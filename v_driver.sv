==> flow/design.v <==
module v_driver(
	input wire clk,
	input wire data,
	output reg transfer_start,
	output reg logic_start,
	output wire [9:0] x_val,
	output wire [8:0] y_val, 
	output wire h_sync, v_sync,
	output wire [3:0] red, green, blue
    );
    parameter X_MAX 		= 10'd639;
    parameter Y_MAX 		= 9'd479;
    parameter X_SIZE		= 10'd799;
    parameter Y_SIZE		= 10'd525;
    parameter X_ZERO 		= 10'b0000000000;
    parameter Y_ZERO 		= 10'b0000000000;
    parameter COUNT_MULT 	= 3'd6;
    reg [9:0] x_reg = X_ZERO, x_next = X_ZERO + 1'b1, y_reg = Y_ZERO, y_next = Y_ZERO;
    reg [3:0] red_reg = 4'h0, red_next = 4'h0, green_reg = 4'h0, green_next = 4'h0, blue_reg = 4'h0, blue_next = 4'h0;
    reg h_sync_reg = 1'b0, h_sync_next = 1'b0, v_sync_reg = 1'b0, v_sync_next = 1'b0;
    reg v_en;
    reg [2:0] count = 3'b000, count_next = 3'b000;
    always @ (posedge clk) begin
    	count		<= count_next;
    	x_reg 		<= x_next;
    	y_reg 		<= y_next;
   		v_sync_reg 	<= v_sync_next;
    	h_sync_reg 	<= h_sync_next;
    	red_reg 	<= red_next;
    	green_reg	<= green_next;
    	blue_reg	<= blue_next;
    	v_en 		<= ( (x_reg < 10'd640) & (y_reg < 10'd480) );
    	case(v_en)
    	    1: begin
    				red_next	<= {4{data}};
    	    		green_next	<= {4{data}};
    	    		blue_next	<= {4{data}};
    	    	end
    	    0: begin
    	    		red_next	<= 4'h0;
    	        	green_next	<= 4'h0;
    	   			blue_next	<= 4'h0;
    	    	end
    	endcase	
    end
    always_comb begin
    	transfer_start = (x_next == X_ZERO & y_next == 10'd432) ? 1'b1 : 1'b0;
    	logic_start = (x_next == X_ZERO + 1'b1 & y_next == Y_ZERO) ? 1'b1 : 1'b0;
		h_sync_next = (x_reg > 10'd659) & (x_reg < 10'd756);
		v_sync_next = (y_reg > 10'd493) & (y_reg < 10'd496);
    	count_next = (count < COUNT_MULT - 1'b1) ? count + 1'b1 : 4'b0000;
    	y_next 	= (x_reg == X_SIZE) ? ( (y_reg < Y_SIZE) ? y_reg + 1'b1 : Y_ZERO) : y_reg;
    	x_next 	= (x_reg == X_SIZE) ? X_ZERO : ( (count == COUNT_MULT - 1'b1) ? ( x_reg + 1'b1 ) : x_reg );
    end
    assign red = red_reg;
    assign green = green_reg;
    assign blue = blue_reg;
    assign h_sync = h_sync_reg;
    assign v_sync = v_sync_reg;
    assign x_val = x_reg;
    assign y_val = y_reg[8:0];	
endmodule
* Tool chain data of v_driver *
Tool output for the design above, in the order of the flow.
Lines are those of the file above, counted from 1.
Operators: Yosys type, input widths -> output width; for muxes data width and select width s.
Library cell names are shortened.
Not given: n/a

set-up
  top module = v_driver
  clock = clk
  standard-cell library = sky130hd
  timing corner = tt_025C_1v80

* Word-level counts *
Yosys after proc, flatten, opt, wreduce and memory -nomap, before mapping. Enables and synchronous resets that opt folds into registers are not counted as muxes. Memory bits, and registers merged into a memory's read port (data or address), are not among the register bits. Print and check cells are not counted. Equal cells are merged and count once.

word-level totals
  bits in registers = 34
  cells after elaboration = 38
  input bits = 2
  output and inout bits = 35

cells by class
  reductions and logical operators = 2
  add/subtract/negate cells = 3
  bitwise operators = 6
  magnitude comparators = 8
  muxes and demuxes = 7
  equality and inequality tests = 4

operator list
  cell                   number
  $mux 10                4
  $lt 10x10->1 const B   3
  $add 10x1->10 const B  2
  $lt 10x9->1 const B    2
  $logic_not 10->1       2
  $eq 10x1->1 const B    1
  $gt 10x10->1 const B   1
  $eq 10x10->1 const B   1
  $gt 10x9->1 const B    1
  $eq 10x9->1 const B    1
  $pmux 4 s2             1
  $and 1x1->1            5
  $add 3x1->3 const B    1
  $lt 3x3->1 const B     1
  $eq 3x3->1 const B     1
  $mux 1                 2
  $not 1->1              1

* Longest topological paths *
Depth = most cells in a row (Yosys ltp): at word level without a register or memory, in the mapped netlist without a sequential cell, where the memories' decode and read muxes count.

logic depth
  depth after elaboration = 6
  ABC_AREA = 0
  gate-level depth with buffers = 9

* Synthesis result *
Yosys stat after the flow's synthesis: flattened, memories mapped to cells. It holds for the ABC_AREA given above (unset counts as 0); a run with the other value may have another netlist.

cell types
  cell      number  area in all (µm²)
  dfxtp_1   28      560.538
  buf_4     20      150.144
  xor2_1    10      87.584
  ha_1      6       75.072
  nand2_1   18      67.565
  nor2_1    17      63.811
  o21ai_0   11      55.053
  a21oi_1   9       45.043
  nand3_1   9       45.043
  nand4_1   7       43.792
  xnor2_1   4       35.034
  a31oi_1   5       31.28
  nor3_1    6       30.029
  and2_1    4       25.024
  a211oi_1  3       22.522
  buf_6     2       22.522
  inv_1     5       18.768
  nand2b_1  3       18.768

Not listed: further types 24, cells in them 33.

mapped netlist
  sequential area = 560.5 µm²
  cell area after synthesis = 1650.3 µm²
  buffers = 28
  flip-flops = 28
  standard cells after synthesis = 200

* Timing after synthesis *
OpenSTA on the mapped netlist: ideal clock, no wires. The path of least setup slack (recovery checks aside). Input and output delay are each 20% of the period. Register names are those of the netlist, which keeps one name where synthesis merged equal registers.

timing path after synthesis
  kind = register to output
  start = register x_reg[1]
  end = output transfer_start
  output delay = 0.506 ns
  delay of the path = 2.083 ns
  stages on the path = 8
  arrival = 2.083 ns
  path buffers = 0
  clock period = 2.53 ns
  path slack = -0.059 ns
  synthesis period reached = 2.589 ns

"delay of the path" is the arrival time less input delay plus setup time.
At an output port there is no setup time.
"stages on the path" counts driving pins, that of a launching flip-flop among them; a cell with two outputs on the path counts twice.
"synthesis period reached" = period - worst setup slack (recovery checks aside). The figure is calculated, with input and output delays left at 20% of the set period.
Between the ends stands the longest chain of elaborated cells between them, by number of cells; it is not shown to be the way that was timed. Of several equally long chains one is given.
Each line given opens the expression or statement behind the cell; cells for indexed reads and writes are added by Yosys, which also makes memories of some case tables.

on the way, after synthesis
  cells stage by stage = dfxtp_1 > ha_1 > nand3_1 > nor3_1 > nand3_1 > a211oi_1 > nand3_1 > nor4_2
  cells in the longest elaborated chain = 6
  elaborated cells between the ends (all ways) = 9
  those cells by class = 1 x add/sub; 2 x eq/ne; 4 x mux; 1 x logic; 1 x reduce/logical

RTL lines, path after synthesis
  element           line  source
  start, declared   18    reg [9:0] x_reg = X_ZERO, x_next = X_ZERO + 1'b1, y_reg = Y_ZERO, y_next = Y_ZERO;
  start, assigned   25    x_reg <= x_next;
  $add 10x1->10     53    x_next = (x_reg == X_SIZE) ? X_ZERO : ( (count == COUNT_MULT - 1'b1) ? ( x_reg + 1'b1 ) : x_reg );
  $mux 10 x2        53
  $logic_not 10->1  47    transfer_start = (x_next == X_ZERO & y_next == 10'd432) ? 1'b1 : 1'b0;
  $and 1x1->1       47
  $mux 1            47
  end, declared     4     output reg transfer_start,

* Timing after layout *
From the final timing report of flow run 1: the path of least setup slack in the routed layout; clock arrival at registers is part of the times.

timing path after layout
  kind = register to output
  start = register y_reg[7]
  end = output transfer_start
  arrival = 2.26 ns
  path buffers = 1
  stages on the path = 8
  output delay = 0.59 ns
  path slack = 0.10 ns
  clock period = 2.95 ns

Between the ends stands the longest chain of elaborated cells between them, by number of cells; it is not shown to be the way that was timed. Of several equally long chains one is given.

on the way, after layout
  cells stage by stage = dfxtp_1 > or4_4 > o31a_1 > and2_4 > nor2_4 > nand3_1 > nor4_2 > buf_2
  cells in the longest elaborated chain = 6
  elaborated cells between the ends (all ways) = 7
  RTL lines with such cells = 2
  those cells by class = 1 x add/sub; 1 x compare; 1 x eq/ne; 3 x mux; 1 x logic

RTL lines, path after layout
  element          line  source
  start, declared  18    reg [9:0] x_reg = X_ZERO, x_next = X_ZERO + 1'b1, y_reg = Y_ZERO, y_next = Y_ZERO;
  start, assigned  26    y_reg <= y_next;
  $lt 10x10->1     52    y_next = (x_reg == X_SIZE) ? ( (y_reg < Y_SIZE) ? y_reg + 1'b1 : Y_ZERO) : y_reg;
  $mux 10 x2       52
  $eq 10x9->1      47    transfer_start = (x_next == X_ZERO & y_next == 10'd432) ? 1'b1 : 1'b0;
  $and 1x1->1      47
  $mux 1           47
  end, declared    4     output reg transfer_start,

Nets of the timed path that keep an RTL name, with a line that drives or declares them; the list need not be complete.

nets with RTL names, path after layout
  signal     line
  y_next[5]  52

Record of 2 stored runs of the RTL-to-layout flow on v_driver, platform sky130hd. The runs are unordered. Constraints: input delay and output delay 20% of the set period each, output load 0.01 pF.
By "achieved clock period (ns)" is meant the clock period of the run minus its worst setup slack. This is arithmetic on one report: input and output delays are still those of the set period (20% each).
By "worst setup path time (ns)" is meant the share of the clock period that the worst setup path is allowed (20% is reserved at inputs, 20% at outputs), minus its slack. Clock arrival times at its registers enter into it.
"finish__power__total" rests on the timing tool's default activity at the inputs, not on a simulated workload.

settings of flow run 1
{
  "period_ns": 2.95,
  "CORE_UTILIZATION": 39,
  "PLACE_DENSITY_LB_ADDON": 0.11,
  "CELL_PAD_IN_SITES_GLOBAL_PLACEMENT": 2,
  "TNS_END_PERCENT": 40,
  "CTS_CLUSTER_DIAMETER": 384,
  "MIN_ROUTING_LAYER": "met1",
  "CAP_MARGIN": 20,
  "CORE_MARGIN": 2,
  "SLEW_MARGIN": 20
}
report of flow run 1
yosys chip area after synthesis (um^2): 1650.3
finish__design__die__area: 4767.9
finish__design__instance__area__stdcell: 2294.7
finish__timing__setup__ws: 0.096
finish__timing__setup__tns: 0.000
finish__timing__hold__ws: 0.341
finish__power__total: 5.828e-04
achieved clock period (ns): 2.854
worst setup path time (ns): 2.26
worst setup path kind: register to output

settings of flow run 2
{
  "period_ns": 2.48,
  "CORE_UTILIZATION": 16,
  "PLACE_DENSITY_LB_ADDON": 0.04,
  "CELL_PAD_IN_SITES_GLOBAL_PLACEMENT": 0,
  "CTS_CLUSTER_SIZE": 60,
  "CAP_MARGIN": 35,
  "SLEW_MARGIN": 0,
  "MIN_ROUTING_LAYER": "met1",
  "CORE_MARGIN": 2
}
report of flow run 2
yosys chip area after synthesis (um^2): 1650.3
finish__design__die__area: 11142.9
finish__design__instance__area__stdcell: 2613.8
finish__timing__setup__ws: -0.329
finish__timing__setup__tns: -0.569
finish__timing__hold__ws: 0.339
finish__power__total: 8.370e-04
achieved clock period (ns): 2.809
worst setup path time (ns): 2.31
worst setup path kind: register to output
