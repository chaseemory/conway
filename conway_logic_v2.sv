==> flow/design.v <==
module conway_logic_v2(
	 input wire start,
	 input wire clk,
	 input wire rd_data,
	 output reg [9:0] rd_addr_x = 10'd1,
	 output reg [8:0] rd_addr_y = 9'd479,
	 output reg wr_data = 1'b0,
	 output reg wr_en = 1'b0,
	 output reg [9:0] wr_addr_x = 10'b0000000000,
	 output reg [8:0] wr_addr_y = 9'b000000000
    );
	parameter X_MAX 	= 10'd639;
    parameter Y_MAX 	= 9'd479;
    parameter X_ZERO 	= 10'b0000000000;
    parameter Y_ZERO 	= 9'b000000000;
    reg [9:0] x_pos = X_ZERO, x_pos_next = X_ZERO;
    reg [8:0] y_pos = Y_ZERO, y_pos_next = Y_ZERO;
    reg [9:0] rd_addr_x_next = X_ZERO, wr_addr_x_next = X_ZERO;
    reg [8:0] rd_addr_y_next = Y_ZERO, wr_addr_y_next = Y_ZERO;
    reg wr_en_next = 1'b0;
	reg enable = 1'b0, enable_next = 1'b0;
    reg conway_result;
    reg [3:0] conway_life = 4'b0000;
    reg [8:0] conway_grid = 9'b000000000;
    reg [3:0] count = 4'b0000, count_next = 4'b0000;
    always @ (posedge clk) begin
    		enable <= enable_next;
        	if(enable) begin
        		x_pos		<= x_pos_next;
        		y_pos		<= y_pos_next;
        		wr_addr_x 	<= x_pos;
        		wr_addr_y 	<= y_pos;
        		rd_addr_x 	<= rd_addr_x_next;
        		rd_addr_y 	<= rd_addr_y_next;
        		wr_data		<= conway_result;
        		wr_en		<= wr_en_next;
        		count 		<= count_next;
        		case(count)
        			1: conway_grid[0] <= rd_data;
        			2: conway_grid[1] <= rd_data;
        			3: conway_grid[2] <= rd_data;
        			4: if(x_pos == 0) conway_grid[3] <= rd_data;
        			5: begin 
        			    	if(x_pos == 0) conway_grid[4] <= rd_data;
        			    	else conway_grid <= {conway_grid[5:0],3'b000};
        			    end
        			6: if(x_pos == 0) conway_grid[5] <= rd_data;
        			7: if(x_pos == 0) conway_grid[6] <= rd_data;
        			8: if(x_pos == 0) conway_grid[7] <= rd_data;
        			9: if(x_pos == 0) conway_grid[8] <= rd_data;
        			10: conway_grid <= {conway_grid[5:0],3'b000};
        		endcase
        	end
    	end
        always_comb begin
        	conway_life = conway_grid[0] + conway_grid[1] + conway_grid[2] + conway_grid[3] 
        					+ conway_grid[5] + conway_grid[6] + conway_grid[7] + conway_grid[8];
        	case(conway_grid[4])
        		1'b0: conway_result = (conway_life == 4'b0011) ? 1'b1 : 1'b0;
        		1'b1: conway_result = (conway_life == 4'b0010 | conway_life == 4'b0011)	? 1'b1 : 1'b0;
        		default:	conway_result = 1'b1;
        	endcase
        	case(count)
        		0: 	begin
        				rd_addr_x_next = ( x_pos == X_MAX ) ? X_ZERO : x_pos + 1'b1;
        				rd_addr_y_next = y_pos;
        				count_next = count + 1'b1;
        				wr_en_next = 1'b0;
        				x_pos_next = x_pos;
        				y_pos_next = y_pos;
        				enable_next = ( x_pos == X_ZERO & y_pos == Y_ZERO & start == 1'b1) ? 1'b1 : enable;
        			end
        		1:	begin
        				rd_addr_x_next = ( x_pos == X_MAX ) ? X_ZERO : x_pos + 1'b1;
        		    	rd_addr_y_next = ( y_pos == Y_MAX ) ? Y_ZERO : y_pos + 1'b1;
        		    	count_next = count + 1'b1;
        		    	wr_en_next = 1'b0;
        		    	x_pos_next = x_pos;
        		    	y_pos_next = y_pos;
        		    	enable_next = enable;
        		    end
        		2:	begin
        				rd_addr_x_next = x_pos;
        				rd_addr_y_next = ( y_pos == Y_ZERO ) ? Y_MAX : y_pos - 1'b1;
        				count_next = count + 1'b1;
        				x_pos_next = x_pos;
        				y_pos_next = y_pos;
        				wr_en_next = 1'b0;
        				enable_next = enable;	
        			end
    			3:	begin
    					rd_addr_x_next = x_pos;
    			    	rd_addr_y_next = y_pos;
    			    	count_next = count + 1'b1;
    			    	wr_en_next = 1'b0;
    			    	x_pos_next = x_pos;
    			    	y_pos_next = y_pos;
    			    	enable_next = enable;
        		    end
        		4:	begin
        				case(x_pos)
        					0:			begin
        					    			rd_addr_x_next = x_pos;
        					    			rd_addr_y_next = ( y_pos == Y_MAX ) ? Y_ZERO : y_pos + 1'b1;
        					    			count_next = count + 1'b1;
        					    			wr_en_next = 1'b0;
        					    			x_pos_next = x_pos;
        					    			y_pos_next = y_pos;
        					    			enable_next = enable;
        								end
        					 default:	begin
        					   				rd_addr_x_next = 2'bxx;
        					     		    rd_addr_y_next = 2'bxx;
        					     		    count_next = count + 1'b1;
        					     		    wr_en_next = 1'b0;
        					     		    x_pos_next = x_pos;
        					     		    y_pos_next = y_pos;
        					     		    enable_next = enable;
        					        	end	
        				endcase	
        			end
        		5:	begin
        				case(x_pos)
        				    0:			begin
        				    				rd_addr_x_next = ( x_pos == X_ZERO ) ? X_MAX : x_pos - 1'b1;
        				        			rd_addr_y_next = ( y_pos == Y_ZERO ) ? Y_MAX : y_pos - 1'b1;
        				        			count_next = count + 1'b1;
        				        			wr_en_next = 1'b0;
        				        			x_pos_next = x_pos;
        				        			y_pos_next = y_pos;
        				        			enable_next = enable;
        				    			end
        				    default:	begin
        				    				wr_en_next = 1'b1;
        				    				x_pos_next = (x_pos == X_MAX) ? X_ZERO : x_pos + 1'b1;
        				    				y_pos_next = (x_pos == X_MAX) ? ( (y_pos < Y_MAX) ? y_pos + 1'b1 : Y_ZERO) : y_pos;
        				    				rd_addr_x_next = ( x_pos_next == X_MAX ) ? X_ZERO : x_pos_next + 1'b1;
        				    				rd_addr_y_next = ( y_pos_next == Y_ZERO ) ? Y_MAX : y_pos_next - 1'b1;
        				    				count_next = 4'b0000;
        				    				enable_next = (x_pos == X_MAX & y_pos == Y_MAX) ? 1'b0 : 1'b1;
        				    			end	
        				endcase
        			end
        		6:	begin
        		    	rd_addr_x_next = ( x_pos == X_ZERO ) ? X_MAX : x_pos - 1'b1;
        		    	rd_addr_y_next = y_pos;
        		    	count_next = count + 1'b1;
        		    	wr_en_next = 1'b0;
        		    	x_pos_next = x_pos;
        		    	y_pos_next = y_pos;
        		    	enable_next = enable;
        		    end
        		7:	begin
        				rd_addr_x_next = ( x_pos == X_ZERO ) ? X_MAX : x_pos - 1'b1;
        				rd_addr_y_next = ( y_pos == Y_MAX ) ? Y_ZERO : y_pos + 1'b1;
        				count_next = count + 1'b1;
        				wr_en_next = 1'b0;
        				x_pos_next = x_pos;
        				y_pos_next = y_pos;
        				enable_next = enable;
        			end
        		8:	begin
        				rd_addr_x_next = ( x_pos_next == X_MAX ) ? X_ZERO : x_pos_next + 1'b1;
        				rd_addr_y_next = ( y_pos_next == Y_ZERO ) ? Y_MAX : y_pos_next - 1'b1;
        				count_next = count + 1'b1;
        				wr_en_next = 1'b0;
        				x_pos_next = x_pos;
        				y_pos_next = y_pos;
        				enable_next = enable;
        		    end
        		9:	begin
        		        rd_addr_x_next = 10'bxxxxxxxxxx;
        		        rd_addr_y_next = 9'bxxxxxxxxx;
        		        count_next = count + 1'b1;
        		        wr_en_next = 1'b0;
        		        x_pos_next = x_pos;
        		        y_pos_next = y_pos;
        		        enable_next = enable;
        		    end
        		10:	begin
        		        count_next = 1'b0;
        		        wr_en_next = 1'b1;
        		        x_pos_next = (x_pos == X_MAX) ? X_ZERO : x_pos + 1'b1;
        		        y_pos_next = (x_pos == X_MAX) ? ( (y_pos > Y_MAX) ? y_pos + 1'b1 : Y_ZERO) : y_pos;
        		        enable_next = enable;
        		        rd_addr_x_next = ( x_pos_next == X_MAX ) ? X_ZERO : x_pos_next + 1'b1;
        		        rd_addr_y_next = ( y_pos_next == Y_ZERO ) ? Y_MAX : y_pos_next - 1'b1;
        		    end
        		default:
        			begin
        				rd_addr_x_next = 2'bxx;
        			    rd_addr_y_next = 2'bxx;
        			    count_next = 4'bxxxx;
        			    wr_en_next = 1'bx;
        			    x_pos_next = 2'bxx;
        			    y_pos_next = 2'bxx;
        			    enable_next = 1'bx;
        			end
        	endcase
        end   
    endmodule
Reports on conway_logic_v2
What the tools print for conway_logic_v2, step after step.
Line numbers count from 1 in the design file above.
Operators carry their Yosys type and port widths (W data, S select, Z words).
Library cell names are shortened.
{ "inputs": {"top_module": "conway_logic_v2", "clk_port": "clk", "library": "sky130hd", "corner": "tt_025C_1v80"} }

Elaborated design
Yosys after proc, flatten, opt, wreduce and memory -nomap, before mapping. Memory bits, and registers merged into a memory's read port (data or address), are not among the register bits. Print and check cells are not counted. Equal cells are merged and count once.
{ "bits": {"ff_bits": 73, "input_bits": 3, "output_inout_bits": 40, "elab_cells": 150} }
{ "classes": {"addsub": 17, "cmp": 2, "n_eq": 23, "muxes": 51, "n_logic": 6, "n_reduce_logical": 32} }
{ "ops": {"columns": ["operator", "n"], "rows": [
  ["$mux W9", 12],
  ["$pmux W10 S8", 1],
  ["$pmux W9 S8", 1],
  ["$mux W10", 7],
  ["$sub A9 B1 Y9 const B", 4],
  ["$logic_not A9 Y1", 4],
  ["$add A10 B1 Y10 const B", 3],
  ["$eq A10 B10 Y1 const B", 3],
  ["$pmux W10 S3", 1],
  ["$pmux W9 S3", 1],
  ["$pmux W1 S3", 9],
  ["$reduce_bool A3 Y1", 8],
  ["$reduce_and A4 Y1", 5],
  ["$reduce_or A9 Y1", 2],
  ["$add A4 B1 Y4", 4],
  ["$eq A4 B2 Y1 const B", 4],
  ["$eq A4 B3 Y1 const B", 4],
  ["$ne A2 B2 Y1 const B", 7],
  ["$mux W1", 14],
  ["$reduce_and A3 Y1", 4],
  ["$eq A4 B4 Y1 const B", 3],
  ["$pmux W4 S3", 1],
  ["$sub A10 B1 Y10 const B", 1],
  ["$logic_not A10 Y1", 1],
  ["$add A9 B1 Y9 const B", 1],
  ["$gt A9 B9 Y1 const B", 1],
  ["$lt A9 B9 Y1 const B", 1],
  ["$eq A9 B9 Y1 const B", 1]
]} }
Not listed: further kinds 15, cells in them 23.

Depth
Yosys ltp: most cells in a row. Word level: on the elaborated netlist, between registers, memories and ports. Mapped: between sequential cells and ports; inverters and the memories' decode and read muxes count.
{ "logic_depth": {"depth_word": 11, "ABC_AREA": 0, "depth_mapped": 16, "depth_no_buf": 12} }

Synthesis result
Source: synth_stat.txt of the flow (Yosys; design flattened, memories mapped). It holds for the ABC_AREA given above (unset counts as 0); a run with the other value may have another netlist.
The area totals of this step are shown rounded.
{ "types": {"columns": ["cell_type", "n"], "rows": [
  ["edfxtp_1", 73],
  ["a21oi_1", 58],
  ["xnor2_1", 30],
  ["o21ai_0", 47],
  ["nand2_1", 61],
  ["nor2_1", 61],
  ["ha_1", 18],
  ["nor3_1", 29],
  ["clkbuf_1", 38],
  ["nand3_1", 23],
  ["o211ai_1", 14],
  ["inv_1", 26],
  ["o221ai_1", 10],
  ["fa_1", 4],
  ["mux2i_1", 7],
  ["xor2_1", 8],
  ["a31oi_1", 11],
  ["a211oi_1", 9]
]} }
Other cell types: 69; their cells: 212.
{ "synth_totals": {"stdcells": 739, "synth_area_um2": 6416, "seq_area_um2": 2192, "ff_cells": 73} }

Timing after synthesis
Source: OpenSTA report_checks on the synthesized netlist (no wires, ideal clock, input and output delay 20% of the period each), path of least setup slack; recovery checks are left aside. Register names are those of the netlist, which keeps one name where synthesis merged equal registers.
{ "synth_timing": {"path_type": "register to register", "start": "register x_pos[1]", "end": "register rd_addr_y[6]", "tclk_ps": 4490, "setup_time_ps": 274, "t_first_pin_ps": 0, "arrival_ps": 3526, "setup_slack_ps": 691, "delay_ps": 3800, "path_stages": 17, "period_less_setup_slack_ps": 3799} }
"delay_ps" is the arrival time less input delay plus setup time.
"path_stages" counts driving pins, that of a launching flip-flop among them; a cell with two outputs on the path counts twice.
"period_less_setup_slack_ps" = period - worst setup slack (recovery checks aside). The figure is calculated, with input and output delays left at 20% of the set period.
The rows between start and end are the longest chain of elaborated cells between them; the timing report does not say that the signal goes this way. Where chains are equally long, one stands for them.
Each line given opens the expression or statement behind the cell; cells for indexed reads and writes are added by Yosys, which also makes memories of some case tables.
{ "synth_via": {"path_cell_list": "edfxtp_1 -> ha_1 -> clkbuf_1 -> nand4_1 -> or3_1 -> buf_6 -> buf_6 -> clkbuf_1 -> nand2_1 -> a21boi_0 -> ha_1 -> o21ai_0 -> nor3_1 -> xor2_1 -> a21oi_1 -> a2111oi_2 -> o211ai_2", "elab_chain_len": 7, "cells_between": 18, "classes_between": "add/sub (3); eq/ne (1); mux (10); reduce/logical (4)"} }
{ "synth_rtl": {"columns": ["element", "line", "rtl"], "rows": [
  ["from (decl)", 16, "reg [9:0] x_pos = X_ZERO, x_pos_next = X_ZERO;"],
  ["from (assign)", 29, "x_pos <= x_pos_next;"],
  ["$eq A10 B10 Y1", 136, "y_pos_next = (x_pos == X_MAX) ? ( (y_pos < Y_MAX) ? y_pos + 1'b1 : Y_ZERO) : y_pos;"],
  ["$mux W9", 136, null],
  ["$mux W9", 123, "case(x_pos)"],
  ["$pmux W9 S3", 63, "case(count)"],
  ["$sub A9 B1 Y9", 164, "rd_addr_y_next = ( y_pos_next == Y_ZERO ) ? Y_MAX : y_pos_next - 1'b1;"],
  ["$mux W9", 164, null],
  ["$pmux W9 S8", 63, null],
  ["to (assign)", 34, "rd_addr_y <= rd_addr_y_next;"],
  ["to (decl)", 6, "output reg [8:0] rd_addr_y = 9'd479,"]
]} }

Path in the finished layout
Path of least setup slack in the final report of flow run A (OpenROAD, finished layout, wires in). Where an end is a register, its clock arrival counts in the times.
The report prints the path's times to 10 ps; the period is as set.
{ "layout_timing": {"path_type": "register to register", "start": "register count[1]", "end": "register rd_addr_x[4]", "tclk_ps": 3540, "setup_time_ps": 280, "t_first_pin_ps": 360, "arrival_ps": 3720, "setup_slack_ps": -90, "path_stages": 12} }
The rows between start and end are the longest chain of elaborated cells between them; the timing report does not say that the signal goes this way. Where chains are equally long, one stands for them.
{ "layout_via": {"path_cell_list": "edfxtp_1 -> inv_1 -> ha_2 -> nand3b_1 -> a31o_2 -> buf_4 -> a221oi_1 -> a21o_2 -> o211ai_1 -> or4b_4 -> o21ai_4 -> o2111ai_1", "elab_chain_len": 6, "cells_between": 20, "classes_between": "add/sub (1); eq/ne (11); mux (3); reduce/logical (5)"} }
{ "layout_rtl": {"columns": ["element", "line", "rtl"], "rows": [
  ["from (decl)", 25, "reg [3:0] count = 4'b0000, count_next = 4'b0000;"],
  ["from (assign)", 37, "count <= count_next;"],
  ["$eq A4 B3 Y1", 63, "case(count)"],
  ["$reduce_or A9 Y1", null, null],
  ["$pmux W10 S3", 63, null],
  ["$eq A10 B10 Y1", 163, "rd_addr_x_next = ( x_pos_next == X_MAX ) ? X_ZERO : x_pos_next + 1'b1;"],
  ["$mux W10", 163, null],
  ["$pmux W10 S8", 63, null],
  ["to (assign)", 33, "rd_addr_x <= rd_addr_x_next;"],
  ["to (decl)", 5, "output reg [9:0] rd_addr_x = 10'd1,"]
]} }
Nets of the timed path that keep an RTL name, with a line that drives or declares them; the list need not be complete.
{ "layout_nets": {"columns": ["signal", "line"], "rows": [
  ["x_pos_next[5]", 63]
]} }

FLOW RESULTS
============

conway_logic_v2 through Yosys and OpenROAD on sky130hd: 2 stored runs, unordered, with their settings and measured results. The constraints put input and output delay at 20% of the set period each and load the outputs with 0.01 pF.
By "period_less_ws_ps" is meant the clock period of the run minus its worst setup slack. This is arithmetic on one report: input and output delays are still those of the set period (20% each).
"critical_path_time_ps": the worst setup path's part of the clock period (all of it between registers, 20% less for each end at a port) less its slack. A launch clock that arrives late makes it longer, a capture clock that arrives late makes it shorter.
"totalPower_mw" is the tool's figure for a default switching activity; nothing was simulated.
"critical_path_time_ps" is given in steps of 10 ps.
Results are given in rounded form.
[
  {
    "run": "flow run A",
    "settings": { "period_ns": 3.54, "CORE_UTILIZATION": 72, "PLACE_DENSITY_LB_ADDON": 0.26, "CORE_MARGIN": 7, "GPL_TIMING_DRIVEN": 1, "SLEW_MARGIN": 15, "MAX_ROUTING_LAYER": "met4", "CAP_MARGIN": 20 },
    "results": { "critical_path_time_ps": 3630, "critical_path_type": "register to register", "period_less_ws_ps": 3632, "ys_area_um2": 6416, "finish.utilization_frac": 0.885, "setupTns_ps": -283, "totalPower_mw": 1.624, "holdWs_ps": 565, "die_um2": 11750, "layout_stdcell_area_um2": 7680, "fin_ws_ps": -92 }
  },
  {
    "run": "flow run B",
    "settings": { "period_ns": 2.81, "CORE_UTILIZATION": 40, "SETUP_SLACK_MARGIN": -0.09, "PLACE_DENSITY_LB_ADDON": 0.17, "CORE_ASPECT_RATIO": 1.57, "TNS_END_PERCENT": 45, "GPL_ROUTABILITY_DRIVEN": 1, "CTS_CLUSTER_SIZE": 12, "CTS_CLUSTER_DIAMETER": 157, "CAP_MARGIN": 0, "CORE_MARGIN": 2, "SLEW_MARGIN": 20 },
    "results": { "critical_path_time_ps": 3200, "critical_path_type": "register to register", "period_less_ws_ps": 3198, "ys_area_um2": 6416, "finish.utilization_frac": 0.61, "setupTns_ps": -5571, "totalPower_mw": 2.284, "holdWs_ps": 581, "die_um2": 17100, "layout_stdcell_area_um2": 9688, "fin_ws_ps": -388 }
  }
]
